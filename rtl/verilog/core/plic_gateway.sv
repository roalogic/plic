==> flow/design.v <==
module plic_gateway #(
  parameter MAX_PENDING_COUNT = 16
)
(
  input      rst_n,     
             clk,       
  input      src,       
  input      edge_lvl,  
  output     ip,        
  input      claim,     
  input      complete   
);
  localparam SAFE_MAX_PENDING_COUNT = (MAX_PENDING_COUNT >= 0) ? MAX_PENDING_COUNT : 0;
  localparam COUNT_BITS = $clog2(SAFE_MAX_PENDING_COUNT+1);
  localparam LEVEL = 1'b0,
             EDGE  = 1'b1;
  logic                  src_dly, src_edge;
  logic [COUNT_BITS-1:0] nxt_pending_cnt, pending_cnt;
  logic                  decr_pending;
  logic [           1:0] ip_state;
  always @(posedge clk,negedge rst_n)
    if (!rst_n)
    begin
        src_dly  <= 1'b0;
        src_edge <= 1'b0;
    end
    else
    begin
        src_dly  <= src;
        src_edge <= src & ~src_dly;
    end
  always_comb
    case ({decr_pending,src_edge})
      2'b00: nxt_pending_cnt = pending_cnt;  
      2'b01: if (pending_cnt < SAFE_MAX_PENDING_COUNT)
               nxt_pending_cnt = pending_cnt +'h1;
             else
               nxt_pending_cnt = pending_cnt;
      2'b10: if (pending_cnt > 0)
               nxt_pending_cnt = pending_cnt -'h1;
             else
               nxt_pending_cnt = pending_cnt;
      2'b11: nxt_pending_cnt = pending_cnt;  
    endcase
  always @(posedge clk,negedge rst_n)
    if      (!rst_n           ) pending_cnt <= 'h0;
    else if ( edge_lvl != EDGE) pending_cnt <= 'h0;
    else                        pending_cnt <= nxt_pending_cnt;
  always @(posedge clk,negedge rst_n)
    if (!rst_n)
    begin
        ip_state     <= 2'b00;
        decr_pending <= 1'b0;
    end
    else
    begin
        decr_pending <= 1'b0;  
        case (ip_state)
          2'b00  : if ((edge_lvl == EDGE  && |nxt_pending_cnt) ||
                       (edge_lvl == LEVEL && src             ))
                   begin
                       ip_state     <= 2'b01;
                       decr_pending <= 1'b1;  
                   end
          2'b01  : if (claim   ) ip_state <= 2'b10;
          2'b10  : if (complete) ip_state <= 2'b00;
          default: ip_state <= 2'b00;
        endcase
    end
  assign ip = ip_state[0];
endmodule : plic_gateway
Step by step through the tools: plic_gateway
The steps from the RTL of plic_gateway to its reports follow in flow order.
Lines are those of the file above, counted from 1.
A cell with -- has no value.
- top: plic_gateway
- clock port: clk
- library: sky130hd
- library corner: tt_025C_1v80

Word-level counts
Source: Yosys, flattened and elaborated, memories not mapped. Widths are those after wreduce. Registers that Yosys merges into a memory's read port (data or address) are not register bits. Print and check cells do not count. Equal cells are merged and count once.
- noted register bits after elaboration: 10
- input bits: 6
- noted output and inout port bits: 1
- cells after elaboration: 38
- $add $sub $neg: 2
- magnitude comparators: 2
- eq/ne operators: 8
- multiplexer cells: 10
- bitwise logic cells: 3
- noted reductions and logical operators: 8
- operators by type and width (kind ; number):
    5-bit parallel mux with 3-bit select ; 1
    5-bit two-way mux ; 3
    2-bit equality test (second input constant) ; 3
    2-bit inequality test (second input constant) ; 3
    2-bit parallel mux with 3-bit select ; 1
    2-bit two-way mux ; 3
    5-bit by 1-bit adder with 5-bit output (second input constant) ; 1
    5-bit by 1-bit subtractor with 5-bit output (second input constant) ; 1
    5-bit by 1-bit > comparator with 1-bit output (second input constant) ; 1
    5-bit less-than comparator (second input constant) ; 1
    5-bit OR reduction ; 1
    2-bit by 1-bit equality test with 1-bit output (second input constant) ; 2
    2-bit logical NOT ; 2
    3-bit AND reduction ; 1
    1-bit logical AND ; 2
    1-bit NOT ; 2
    2-bit OR reduction ; 1
    1-bit two-way mux ; 2
    1-bit bitwise AND ; 1
    1-bit logical OR ; 1

Longest topological paths
Yosys ltp: most cells in a row. Word level: on the elaborated netlist, between registers, memories and ports. Mapped: between sequential cells and ports; inverters and the memories' decode and read muxes count.
- depth after elaboration: 8
- noted ABC_AREA: 0
- noted mapped depth: 8
- mapped depth without buffers at 7

Netlist
Source: synth_stat.txt of the flow (Yosys; design flattened, memories mapped). It holds for the ABC_AREA given above (unset counts as 0); a run with the other value may have another netlist.
Totals and module areas in this step are rounded.
- noted cell count: 74
- noted synthesis area: 701 sq um
- area of sequential cells: 250 sq um
- mapped flip-flops at 10
- buffers at 3
- cell types (cell ; number ; total area (sq um)):
    sky130_fd_sc_hd__dfrtp_1 ; 10 ; 250.24
    sky130_fd_sc_hd__ha_1 ; 4 ; 50.048
    sky130_fd_sc_hd__inv_1 ; 7 ; 26.275
    sky130_fd_sc_hd__nor2_1 ; 6 ; 22.522
    sky130_fd_sc_hd__o21ai_0 ; 4 ; 20.019
    sky130_fd_sc_hd__or3b_2 ; 2 ; 17.517
    sky130_fd_sc_hd__a41oi_2 ; 1 ; 16.266
    sky130_fd_sc_hd__a211oi_1 ; 2 ; 15.014
    sky130_fd_sc_hd__nand3_1 ; 3 ; 15.014
    sky130_fd_sc_hd__nand3b_1 ; 2 ; 15.014
    sky130_fd_sc_hd__nor3_1 ; 3 ; 15.014
    sky130_fd_sc_hd__nor4b_2 ; 1 ; 15.014
    sky130_fd_sc_hd__or4_1 ; 2 ; 15.014
    sky130_fd_sc_hd__a31oi_2 ; 1 ; 12.512
    sky130_fd_sc_hd__and2_1 ; 2 ; 12.512
    sky130_fd_sc_hd__nand2b_1 ; 2 ; 12.512
    sky130_fd_sc_hd__nor2b_1 ; 2 ; 12.512
    sky130_fd_sc_hd__buf_6 ; 1 ; 11.261
Other cell types: 18; their cells: 19.

Timing after synthesis
Path of least setup slack by OpenSTA after synthesis, without wires, with an ideal clock, recovery checks aside; 20% of the period is set as input and as output delay. Where synthesis merged equal registers, the netlist keeps one of their names.
- kind: register to register
- from: register pending_cnt[0]
- to: register decr_pending
- clock period: 2.23 ns
- setup time at 0.081 ns
- noted time at the first pin: 0.000 ns
- arrival time at 1.857 ns
- noted data required time: 2.149 ns
- noted slack: 0.292 ns
- noted delay of the path: 1.938 ns
- stages on the path: 9
- path buffers: 1
- period reached after synthesis: 1.938 ns
"delay of the path" = arrival - input delay + setup time.
"stages on the path": output pins that drive a net of the path, with the launching flip-flop's if there is one; two outputs of one cell count as two.
"period reached after synthesis" is the clock period less the worst setup slack; recovery checks do not enter. This is arithmetic on one report: input and output delays are still those of the set period (20% each).
Between the ends stands the longest chain of elaborated cells between them, by number of cells; it is not shown to be the way that was timed. Of several equally long chains one is given.
A line is the first line of the expression or statement that the cell stems from. Yosys adds cells for indexed reads and writes and turns some case tables into memories.
A register here has more assigning lines than the two given.
- cells stage by stage: sky130_fd_sc_hd__dfrtp_1 sky130_fd_sc_hd__buf_6 sky130_fd_sc_hd__inv_1 sky130_fd_sc_hd__ha_1 sky130_fd_sc_hd__nor4b_2 sky130_fd_sc_hd__or3b_2 sky130_fd_sc_hd__a32o_1 sky130_fd_sc_hd__and2_4 sky130_fd_sc_hd__a31oi_2
- length of the longest elaborated chain at 8
- elaborated cells between the ends (all ways) at 12
- noted RTL lines with such cells: 7
- classes of those cells: add/sub: 2; compare: 2; mux: 5; reduce/logical: 3
- ends and longest elaborated chain, post-synthesis (item ; line ; text):
    start, declared ; 18 ; logic [COUNT_BITS-1:0] nxt_pending_cnt, pending_cnt;
    start, assigned ; 46 ; if      (!rst_n           ) pending_cnt <= 'h0;
    start, assigned ; 48 ; else                        pending_cnt <= nxt_pending_cnt;
    5-bit by 1-bit subtractor with 5-bit output ; 40 ; nxt_pending_cnt = pending_cnt -'h1;
    5-bit two-way mux ; 39 ; 2'b10: if (pending_cnt > 0)
    5-bit parallel mux with 3-bit select ; 33 ; case ({decr_pending,src_edge})
    5-bit OR reduction ; 59 ; 2'b00  : if ((edge_lvl == EDGE  && |nxt_pending_cnt) ||
    1-bit logical AND ; 59 ;
    1-bit logical OR ; 59 ;
    1-bit two-way mux ; 59 ;
    1-bit two-way mux ; 58 ; case (ip_state)
    end, assigned ; 53 ; decr_pending <= 1'b0;
    end, assigned ; 57 ; decr_pending <= 1'b0;
    end, declared ; 19 ; logic                  decr_pending;

Worst path after layout
Path of least setup slack in the final report of record 1 (OpenROAD, finished layout, wires in). Where an end is a register, its clock arrival counts in the times.
- kind: register to register
- from: register pending_cnt[1]
- to: register decr_pending
- clock period: 1.47 ns
- setup time at 0.08 ns
- noted time at the first pin: 0.25 ns
- arrival time at 1.98 ns
- noted data required time: 1.65 ns
- noted slack: -0.33 ns
- stages on the path: 8
- path buffers: 0
Between the ends stands the longest chain of elaborated cells between them, by number of cells; it is not shown to be the way that was timed. Of several equally long chains one is given.
A register here has more assigning lines than the two given.
- cells stage by stage: sky130_fd_sc_hd__dfrtp_1 sky130_fd_sc_hd__inv_2 sky130_fd_sc_hd__ha_4 sky130_fd_sc_hd__or3b_4 sky130_fd_sc_hd__or4_4 sky130_fd_sc_hd__nand3_4 sky130_fd_sc_hd__nor2_4 sky130_fd_sc_hd__a31oi_2
- length of the longest elaborated chain at 8
- elaborated cells between the ends (all ways) at 12
- noted RTL lines with such cells: 7
- classes of those cells: add/sub: 2; compare: 2; mux: 5; reduce/logical: 3
- ends and longest elaborated chain, post-layout (item ; line ; text):
    start, declared ; 18 ; logic [COUNT_BITS-1:0] nxt_pending_cnt, pending_cnt;
    start, assigned ; 46 ; if      (!rst_n           ) pending_cnt <= 'h0;
    start, assigned ; 48 ; else                        pending_cnt <= nxt_pending_cnt;
    5-bit by 1-bit > comparator with 1-bit output ; 39 ; 2'b10: if (pending_cnt > 0)
    5-bit two-way mux ; 39 ;
    5-bit parallel mux with 3-bit select ; 33 ; case ({decr_pending,src_edge})
    5-bit OR reduction ; 59 ; 2'b00  : if ((edge_lvl == EDGE  && |nxt_pending_cnt) ||
    1-bit logical AND ; 59 ;
    1-bit logical OR ; 59 ;
    1-bit two-way mux ; 59 ;
    1-bit two-way mux ; 58 ; case (ip_state)
    end, assigned ; 53 ; decr_pending <= 1'b0;
    end, assigned ; 57 ; decr_pending <= 1'b0;
    end, declared ; 19 ; logic                  decr_pending;

Hand-over note for plic_gateway

plic_gateway through Yosys and OpenROAD on sky130hd: 2 stored runs, unordered, with their settings and measured results. The constraints put input and output delay at 20% of the set period each and load the outputs with 0.01 pF.
"worst path time" means the part of the period allowed to the worst setup path (the constraints hold back 20% at inputs and 20% at outputs) less its slack; where the path has registers, the arrival times of their clocks count too.
"power consumption" is the tool's figure for a default switching activity; nothing was simulated.
The results are shown rounded.

Record 1

==> flow/run.sh <==
#!/bin/bash
# the make line also repeats the synthesis and layout settings of config.mk as NAME=value (left out here)
make -C /OpenROAD-flow-scripts/flow DESIGN_CONFIG=/design/flow/config.mk WORK_HOME=/design/flow/orfs CLKGATE_MAP_FILE= finish
==> flow/config.mk <==
export PLATFORM = sky130hd
export DESIGN_NAME = plic_gateway
export DESIGN_NICKNAME = plic_gateway
export VERILOG_FILES = /design/flow/design.v
export SDC_FILE = /design/flow/constraint.sdc
export NUM_CORES = 4
export LEC_CHECK = 0
export CAP_MARGIN = 20
export CORE_ASPECT_RATIO = 1.17
export CORE_MARGIN = 2
export CORE_UTILIZATION = 24
export CTS_CLUSTER_SIZE = 51
export GPL_ROUTABILITY_DRIVEN = 1
export HOLD_SLACK_MARGIN = 0.05
export PLACE_DENSITY_LB_ADDON = 0.02
export SETUP_SLACK_MARGIN = 0.23
export SLEW_MARGIN = 20
==> flow/constraint.sdc <==
create_clock -name core_clock -period 1.47 [get_ports {clk}]
set_input_delay 0.2940 -clock core_clock [delete_from_list [all_inputs] [get_ports {clk}]]
set_output_delay 0.2940 -clock core_clock [all_outputs]
set_load 0.01 [all_outputs]

Measured in record 1:
- cell area after synthesis at 701 sq um
- die footprint: 3370 sq um
- noted the utilization in the final report: 39.5%
- setup slack of the worst path: -0.328 ns
- final setup TNS at -1.07 ns
- power consumption at 0.00172 W
- noted the worst path time: 1.80 ns
- kind of the worst setup path: register to register

Record 2

==> flow/run.sh <==
#!/bin/bash
# the make line also repeats the synthesis and layout settings of config.mk as NAME=value (left out here)
make -C /OpenROAD-flow-scripts/flow DESIGN_CONFIG=/design/flow/config.mk WORK_HOME=/design/flow/orfs CLKGATE_MAP_FILE= finish
==> flow/config.mk <==
export PLATFORM = sky130hd
export DESIGN_NAME = plic_gateway
export DESIGN_NICKNAME = plic_gateway
export VERILOG_FILES = /design/flow/design.v
export SDC_FILE = /design/flow/constraint.sdc
export NUM_CORES = 4
export LEC_CHECK = 0
export ABC_AREA = 0
export CAP_MARGIN = 20
export CORE_MARGIN = 2
export CORE_UTILIZATION = 32
export CTS_CLUSTER_DIAMETER = 373
export GPL_ROUTABILITY_DRIVEN = 1
export GPL_TIMING_DRIVEN = 0
export MAX_ROUTING_LAYER = met4
export PLACE_DENSITY_LB_ADDON = 0.07
export SETUP_SLACK_MARGIN = -0.11
export SLEW_MARGIN = 15
==> flow/constraint.sdc <==
create_clock -name core_clock -period 4.08 [get_ports {clk}]
set_input_delay 0.8160 -clock core_clock [delete_from_list [all_inputs] [get_ports {clk}]]
set_output_delay 0.8160 -clock core_clock [all_outputs]
set_load 0.01 [all_outputs]

Measured in record 2:
- cell area after synthesis at 701 sq um
- die footprint: 2580 sq um
- noted the utilization in the final report: 40.4%
- setup slack of the worst path: 1.96 ns
- final setup TNS at 0.000 ns
- power consumption at 0.000438 W
- noted the worst path time: 2.12 ns
- kind of the worst setup path: register to register

End of note.
